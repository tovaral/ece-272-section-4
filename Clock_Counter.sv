==> flow/design.v <==
module clock_counter(
	input logic clk_i,		 
	input logic reset_n,	 
	output logic clk_o
		);
		logic [13:0] count;	 
		always_ff @ (posedge clk_i, negedge reset_n)			
			begin
				count <= count + 1;	 
				if(!reset_n)  
					begin
						clk_o <= 0;
						count <= 0;
					end
				else
					if(count >= 10000)  
						begin		
							clk_o <= ~clk_o;	 
							count <= 0;			 
						end
			end
endmodule
## From RTL to reports: clock_counter

The steps from the RTL of clock_counter to its reports follow in flow order.
Lines are those of the file above, counted from 1.
A cell with n/a has no value.

| design | value |
|---|---|
| top | clock_counter |
| clock port | clk_i |
| cell library | sky130hd |
| corner | tt_025C_1v80 |

## Elaborated design

Yosys after proc, flatten, opt, wreduce and memory -nomap, before mapping. Enables and synchronous resets that opt folds into registers are not counted as muxes. Memory bits, and registers merged into a memory's read port (data or address), are not among the register bits. Print and check cells are not counted. Equal cells are merged and count once.

| word-level totals | value |
|---|---|
| clocked read ports x word width | 0 |
| flip-flop bits (word level) | 15 |
| memory cells | 0 |
| ROM bits | 0 |
| RAM bits | 0 |
| output and inout bits | 1 |
| latch bits | 0 |
| elaborated cells | 6 |

| operators by class | value |
|---|---|
| equal/unequal tests | 0 |
| $mul | 0 |
| div/mod/pow operators | 0 |
| bitwise gates (word level) | 1 |
| order comparisons | 1 |
| multiplexer cells | 1 |
| shift-type cells | 0 |
| reduce/logical cells | 0 |
| add/subtract/negate cells | 1 |

Operators with widths:

| cell | number |
|---|---|
| 14-bit by 1-bit adder with 14-bit output (second input constant) | 1 |
| 14-bit >= comparator (second input constant) | 1 |
| 14-bit 2-to-1 mux | 1 |
| 1-bit NOT | 1 |

## Logic depth

Depth = most cells in a row (Yosys ltp): at word level without a register or memory, in the mapped netlist without a sequential cell, where the memories' decode and read muxes count.

| depth | value |
|---|---|
| depth in word-level cells | 2 |
| ABC_AREA | 0 |
| mapped depth | 4 |
| mapped depth without buffers | 4 |

## After synthesis

Yosys stat after the flow's synthesis: flattened, memories mapped to cells. It holds for the ABC_AREA given above (unset counts as 0); a run with the other value may have another netlist.

| mapped netlist | value |
|---|---|
| synthesis area | 726.9 um^2 |
| sequential part of the area | 375.4 um^2 |
| mapped flip-flops | 15 |
| standard cells after synthesis | 72 |
| buffers | 2 |

Cells by type:

| type | number |
|---|---|
| sky130_fd_sc_hd__dfrtp_1 | 15 |
| sky130_fd_sc_hd__a21oi_1 | 8 |
| sky130_fd_sc_hd__o31ai_1 | 4 |
| sky130_fd_sc_hd__or4_1 | 4 |
| sky130_fd_sc_hd__ha_1 | 2 |
| sky130_fd_sc_hd__o21ai_0 | 5 |
| sky130_fd_sc_hd__inv_1 | 6 |
| sky130_fd_sc_hd__nand3_1 | 4 |
| sky130_fd_sc_hd__nand4_1 | 3 |
| sky130_fd_sc_hd__xnor2_1 | 2 |
| sky130_fd_sc_hd__xor2_1 | 2 |
| sky130_fd_sc_hd__nor2_1 | 4 |
| sky130_fd_sc_hd__or3_2 | 2 |
| sky130_fd_sc_hd__o31ai_2 | 1 |
| sky130_fd_sc_hd__or3_1 | 2 |
| sky130_fd_sc_hd__or4_4 | 1 |
| sky130_fd_sc_hd__buf_2 | 2 |
| sky130_fd_sc_hd__a21oi_2 | 1 |

Other cell types: 3; their cells: 4.

## Timing after synthesis

Path of least setup slack by OpenSTA after synthesis, without wires, with an ideal clock, recovery checks aside; 20% of the period is set as input and as output delay. Where synthesis merged equal registers, the netlist keeps one of their names.

| timing after synthesis | value |
|---|---|
| path type | register to register |
| start | reg count[0] |
| end | reg count[10] |
| library setup time | 0.077 ns |
| stages | 5 |
| buffers on the path | 0 |
| slack | 0.414 ns |
| launch time at the first pin | 0.000 ns |
| path delay | 1.495 ns |
| data arrival time | 1.418 ns |
| period | 1.91 ns |
| synthesis period reached | 1.496 ns |

"path delay" is the arrival time less input delay plus setup time.
"stages": output pins that drive a net of the path, with the launching flip-flop's if there is one; two outputs of one cell count as two.
"synthesis period reached" is the clock period less the worst setup slack; recovery checks do not enter. This is arithmetic on one report: input and output delays are still those of the set period (20% each).
The rows between start and end are the longest chain of elaborated cells between them; the timing report does not say that the signal goes this way. Where chains are equally long, one stands for them.
Each line given opens the expression or statement behind the cell; cells for indexed reads and writes are added by Yosys, which also makes memories of some case tables.
At most two assigning lines are given for a register; there are more.

| on the way, after synthesis | value |
|---|---|
| cell sequence | sky130_fd_sc_hd__dfrtp_1 sky130_fd_sc_hd__ha_1 sky130_fd_sc_hd__nand3_1 sky130_fd_sc_hd__or4_1 sky130_fd_sc_hd__a21oi_1 |
| length of the longest elaborated chain | 2 |

Ends and longest elaborated chain, after synthesis:

| item | RTL line | source |
|---|---|---|
| start: declaration | 6 | `logic [13:0] count;` |
| start: assignment | 9 | `count <= count + 1;` |
| start: assignment | 13 | `count <= 0;` |
| 14-bit by 1-bit adder with 14-bit output | 9 |  |
| 14-bit 2-to-1 mux | 16 | `if(count >= 10000)` |
| end: assignment | 9 |  |
| end: assignment | 13 |  |
| end: declaration | 6 |  |

## Path in the finished layout

From the final timing report of record 1: the path of least setup slack in the routed layout; clock arrival at registers is part of the times.

| timing post-layout | value |
|---|---|
| path type | register to register |
| start | reg count[6] |
| end | reg count[13] |
| stages | 5 |
| buffers on the path | 1 |
| library setup time | 0.06 ns |
| period | 1.95 ns |
| launch time at the first pin | 0.29 ns |
| data arrival time | 1.73 ns |
| slack | 0.45 ns |

The rows between start and end are the longest chain of elaborated cells between them; the timing report does not say that the signal goes this way. Where chains are equally long, one stands for them.
At most two assigning lines are given for a register; there are more.

| on the way, post-layout | value |
|---|---|
| cell sequence | sky130_fd_sc_hd__dfrtp_1 sky130_fd_sc_hd__nand4_1 sky130_fd_sc_hd__buf_4 sky130_fd_sc_hd__or4_4 sky130_fd_sc_hd__a21oi_2 |
| length of the longest elaborated chain | 2 |

Ends and longest elaborated chain, post-layout:

| item | RTL line | source |
|---|---|---|
| start: declaration | 6 | `logic [13:0] count;` |
| start: assignment | 9 | `count <= count + 1;` |
| start: assignment | 13 | `count <= 0;` |
| 14-bit by 1-bit adder with 14-bit output | 9 |  |
| 14-bit 2-to-1 mux | 16 | `if(count >= 10000)` |
| end: assignment | 9 |  |
| end: assignment | 13 |  |
| end: declaration | 6 |  |

Appendix: measured runs

Settings and measured results of 2 stored flow runs for module clock_counter (sky130hd), not sorted in any way. The constraints put input and output delay at 20% of the set period each and load the outputs with 0.01 pF.
"achieved period" = clock period - worst setup slack. The figure is calculated, with input and output delays left at 20% of the set period.
"allowed time less slack (worst setup path)" means the part of the period allowed to the worst setup path (the constraints hold back 20% at inputs and 20% at outputs) less its slack; where the path has registers, the arrival times of their clocks count too.
"power consumption" rests on the timing tool's default activity at the inputs, not on a simulated workload.
Among the settings, . means not set for that run.
A result given as . is not shown for that run.

| item | record 1 | record 2 |
|---|---|---|
| period_ns | 1.95 | 1.29 |
| CORE_UTILIZATION | 37 | 53 |
| SETUP_SLACK_MARGIN | 0.44 | 0.07 |
| PLACE_DENSITY | 0.66 | . |
| CORE_ASPECT_RATIO | 1.03 | . |
| CORE_MARGIN | 10 | 2 |
| GPL_TIMING_DRIVEN | 0 | . |
| CTS_CLUSTER_SIZE | 70 | . |
| CTS_CLUSTER_DIAMETER | 359 | 180 |
| CAP_MARGIN | 0 | 20 |
| SLEW_MARGIN | 20 | 10 |
| MIN_ROUTING_LAYER | met2 | met2 |
| PLACE_DENSITY_LB_ADDON | . | 0.24 |
| HOLD_SLACK_MARGIN | . | 0.12 |
| CELL_PAD_IN_SITES_DETAIL_PLACEMENT | . | 2 |
| TNS_END_PERCENT | . | 50 |
| ABC_AREA | . | 1 |
| allowed time less slack (worst setup path) (ns) | 1.50 | . |
| worst setup path type | register to register | . |
| synthesis area (um^2) | 726.9 | . |
| total negative slack (ns) | 0.000 | . |
| setup slack of the worst path (ns) | 0.452 | . |
| achieved period (ns) | 1.498 | . |
| standard-cell area of the final layout (um^2) | 989.7 | . |
| power consumption (uW) | 502.9 | . |
| area of the die (um^2) | 4137.9 | . |

Record 2: no results, placement failed with DPL-0033
